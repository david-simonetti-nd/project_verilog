==> flow/design.v <==
module datapath
(
  input wire [12:0] data            ,
  input wire clk                   ,
  input wire initialize            ,
  input wire en_multiply           ,
  input wire en_modulo             ,
  input wire update_e              ,
  input wire update_n              ,
  input wire done                  ,
  output wire is_multiplication_done,
  output wire is_init_done          ,
  output wire is_mod_done           ,
  output reg [15:0] output_data
);
    reg [31:0] n = 3233;
    reg [31:0] e = 17;
    reg [7:0] frozen_data;
    reg [31:0] arithmetic_temp;
    reg [31:0] iterations_left;
    always @(posedge clk) 
    begin
        if (initialize) begin
            frozen_data <= data[7:0];
            arithmetic_temp <= {24'b0, data[7:0]};
            iterations_left <= e;
        end
        if (en_multiply) begin
            arithmetic_temp <= arithmetic_temp * frozen_data;
            iterations_left <= iterations_left - 1;
        end
        if (en_modulo) begin
            if (arithmetic_temp >= n)
                arithmetic_temp <= arithmetic_temp - n;
        end
        if (done) 
            output_data <= arithmetic_temp[15:0];
        if (update_e)
            e <= {19'd0, data};
        if (update_n)
            n <= {19'd0, data};
    end
    assign is_multiplication_done = (iterations_left == 1);
    assign is_init_done = (iterations_left == e);
    assign is_mod_done = (n > arithmetic_temp);
endmodule
# == Tool chain data of datapath ==
# The steps from the RTL of datapath to its reports follow in flow order.
# Lines are those of the file above, counted from 1.
# Operators: Yosys type, input widths -> output width; for muxes data width and select width s.
# Cell names lack the library's common part.
# The mark -- stands for no value.
# inputs
design,datapath
clock,clk
cell_library,sky130hd
pvt_corner,tt_025C_1v80

# == Word level ==
# Counts by Yosys on the flattened word-level netlist (proc, flatten, opt, wreduce; memories kept). Register bits leave out memories and registers merged into their read ports (data or address). Print and check cells are left out. Cells with the same type and inputs are merged into one.
# classes
multipliers,1
n_cmp,2
muxes,6
n_eq,2
add_sub_neg,2
n_reduce_logical,1
# ops
cell,count
$mul 32x8->32,1
$mux 32,6
$gt 13x32->1,1
$sub 32x1->32 const B,1
$eq 32x1->1 const B,1
$sub 32x13->32,1
$ge 32x13->1,1
$eq 32x13->1,1
$reduce_bool 2->1,1
# bits
output_inout_bits,19
ff_bits,114
in_bits,20

# == Longest topological paths ==
# Yosys ltp: most cells in a row. Word level: on the elaborated netlist, between registers, memories and ports. Mapped: between sequential cells and ports; inverters and the memories' decode and read muxes count.
# logic_depth
word_depth,4
abc_area,0
ltp_mapped,21

# == Netlist ==
# Source: synth_stat.txt of the flow (Yosys; design flattened, memories mapped). It holds for the ABC_AREA given above (unset counts as 0); a run with the other value may have another netlist.
# The area totals of this step are shown rounded.
# mapped
cell_count,1302
yosys_area_mm2,0.0123
seq_area_mm2,0.0031
ffs,114
buf_cells,53
# types
cell,count,type_area_um2
fa_1,157,3.14E+03
edfxtp_1,82,2.46E+03
and2_1,176,1.1E+03
ha_1,55,688.16
dfxtp_1,32,640.614
inv_1,155,581.808
xnor2_1,50,437.92
nand2_1,105,394.128
nor2_1,75,281.52
a21oi_1,53,265.254
xor2_1,30,262.752
o21ai_0,48,240.23
clkbuf_1,50,187.68
a21o_1,17,127.622
nor3_1,24,120.115
o211ai_1,16,120.115
nand3_1,20,100.096
nor4_1,12,75.072
# Not listed: further types 48, cells in them 145.

# == Worst setup path after synthesis ==
# Path of least setup slack by OpenSTA after synthesis, without wires, with an ideal clock, recovery checks aside; 20% of the period is set as input and as output delay. Where synthesis merged equal registers, the netlist keeps one of their names.
# synth_timing
path_kind,register to register
startpoint,register frozen_data[2]
endpoint,register arithmetic_temp[30]
stages,20
delay_ps,5380
tclk_ps,8260
arrival_ps,5301
path_slack_ps,2881
n_path_buf,2
synth_period_reached_ps,5379
# "delay_ps" is the arrival time less input delay plus setup time.
# "stages": output pins that drive a net of the path, with the launching flip-flop's if there is one; two outputs of one cell count as two.
# "synth_period_reached_ps" = period - worst setup slack (recovery checks aside). The figure is calculated, with input and output delays left at 20% of the set period.
# The rows between start and end are the longest chain of elaborated cells between them; the timing report does not say that the signal goes this way. Where chains are equally long, one stands for them.
# Each line given opens the expression or statement behind the cell; cells for indexed reads and writes are added by Yosys, which also makes memories of some case tables.
# A register here has more assigning lines than the two given.
# synth_between
path_cell_list,edfxtp_1 -> clkbuf_1 -> clkbuf_1 -> and2_1 -> fa_1 -> fa_1 -> fa_1 -> inv_1 -> fa_1 -> inv_1 -> ha_1 -> and3_1 -> o211a_1 -> a2111oi_0 -> o211ai_1 -> a2111oi_0 -> nor2_1 -> a41oi_1 -> mux2_2 -> o211ai_1
elab_chain_len,4
cells_between,4
# synth_lines
element,line,source
from (decl),18,reg [7:0] frozen_data;
from (assign),24,frozen_data <= data[7:0];
$mul 32x8->32,29,arithmetic_temp <= arithmetic_temp * frozen_data;
$mux 32,28,if (en_multiply) begin
$mux 32,33,if (arithmetic_temp >= n)
$mux 32,32,if (en_modulo) begin
to (assign),29,
to (assign),34,arithmetic_temp <= arithmetic_temp - n;
to (decl),19,reg [31:0] arithmetic_temp;

# == Worst path after layout ==
# Path of least setup slack in the final report of record 1 (OpenROAD, finished layout, wires in). Where an end is a register, its clock arrival counts in the times.
# The path's times are printed in steps of 10 ps; the period is the one set.
# layout_timing
path_kind,register to register
startpoint,register frozen_data[5]
endpoint,register arithmetic_temp[28]
path_slack_ps,-1700
tclk_ps,3530
n_path_buf,3
stages,21
arrival_ps,5520
# The rows between start and end are the longest chain of elaborated cells between them; the timing report does not say that the signal goes this way. Where chains are equally long, one stands for them.
# A register here has more assigning lines than the two given.
# layout_between
path_cell_list,edfxtp_1 -> buf_4 -> and2_4 -> fa_1 -> fa_1 -> fa_1 -> inv_2 -> fa_1 -> inv_2 -> ha_4 -> a21oi_2 -> o21ai_4 -> a2111oi_4 -> o211ai_1 -> buf_4 -> a2111oi_4 -> nor2_2 -> buf_4 -> a311o_1 -> nand2_1 -> o211ai_1
elab_chain_len,4
cells_between,4
# layout_lines
element,line,source
from (decl),18,reg [7:0] frozen_data;
from (assign),24,frozen_data <= data[7:0];
$mul 32x8->32,29,arithmetic_temp <= arithmetic_temp * frozen_data;
$mux 32,28,if (en_multiply) begin
$mux 32,33,if (arithmetic_temp >= n)
$mux 32,32,if (en_modulo) begin
to (assign),29,
to (assign),34,arithmetic_temp <= arithmetic_temp - n;
to (decl),19,reg [31:0] arithmetic_temp;

Stored flow runs of datapath (2 of them; Yosys, OpenROAD, sky130hd). They differ in their settings and are not a sequence. Constraints: input delay and output delay 20% of the set period each, output load 0.01 pF.
"timing.achieved_period_ps": clock period set for the run, less the worst setup slack. It is reckoned from that one timing run; input and output delays stay at 20% of the period that was set.
"worst_path_ps" is the time allowed to the run's worst setup path (the clock period less input and output delay, where it has them) less its slack. Clock arrival times count: a late capture clock shortens it, a late launch clock lengthens it.
"worst_path_ps" is known to 10 ps.
Values from the reports are rounded here.

Record 1, flow files:
==> flow/run.sh <==
#!/bin/bash
# the make line also repeats the synthesis and layout settings of config.mk as NAME=value (left out here)
make -C /OpenROAD-flow-scripts/flow DESIGN_CONFIG=/design/flow/config.mk WORK_HOME=/design/flow/orfs CLKGATE_MAP_FILE= finish
==> flow/config.mk <==
export PLATFORM = sky130hd
export DESIGN_NAME = datapath
export DESIGN_NICKNAME = datapath
export VERILOG_FILES = /design/flow/design.v
export SDC_FILE = /design/flow/constraint.sdc
export NUM_CORES = 4
export LEC_CHECK = 0
export CAP_MARGIN = 20
export CELL_PAD_IN_SITES_DETAIL_PLACEMENT = 0
export CELL_PAD_IN_SITES_GLOBAL_PLACEMENT = 0
export CORE_MARGIN = 2
export CORE_UTILIZATION = 45
export MAX_ROUTING_LAYER = met4
export PLACE_DENSITY = 0.8
export SLEW_MARGIN = 5
==> flow/constraint.sdc <==
create_clock -name core_clock -period 3.53 [get_ports {clk}]
set_input_delay 0.7060 -clock core_clock [delete_from_list [all_inputs] [get_ports {clk}]]
set_output_delay 0.7060 -clock core_clock [all_outputs]
set_load 0.01 [all_outputs]

==> results of record 1, as CSV <==
result,value
finalUtil_pct,61.0
synthArea_mm2,0.0123
layout_stdcell_area_mm2,0.0164
worst_path_ps,5230
path_kind,"register to register"
fin_tns_ps,-31800
ws_setup_ps,-1700
timing.achieved_period_ps,5230
die_mm2,0.0288
ws_hold_ps,583

Record 2, flow files:
==> flow/run.sh <==
#!/bin/bash
# the make line also repeats the synthesis and layout settings of config.mk as NAME=value (left out here)
make -C /OpenROAD-flow-scripts/flow DESIGN_CONFIG=/design/flow/config.mk WORK_HOME=/design/flow/orfs CLKGATE_MAP_FILE= finish
==> flow/config.mk <==
export PLATFORM = sky130hd
export DESIGN_NAME = datapath
export DESIGN_NICKNAME = datapath
export VERILOG_FILES = /design/flow/design.v
export SDC_FILE = /design/flow/constraint.sdc
export NUM_CORES = 4
export LEC_CHECK = 0
export ABC_AREA = 0
export CAP_MARGIN = 20
export CELL_PAD_IN_SITES_GLOBAL_PLACEMENT = 2
export CORE_MARGIN = 2
export CORE_UTILIZATION = 61
export CTS_CLUSTER_DIAMETER = 283
export GPL_TIMING_DRIVEN = 1
export MIN_ROUTING_LAYER = met2
export PLACE_DENSITY_LB_ADDON = 0.23
export SETUP_SLACK_MARGIN = 1.76
export SLEW_MARGIN = 20
==> flow/constraint.sdc <==
create_clock -name core_clock -period 8.03 [get_ports {clk}]
set_input_delay 1.6060 -clock core_clock [delete_from_list [all_inputs] [get_ports {clk}]]
set_output_delay 1.6060 -clock core_clock [all_outputs]
set_load 0.01 [all_outputs]

Record 2: unfinished; error FLW-0024 in placement
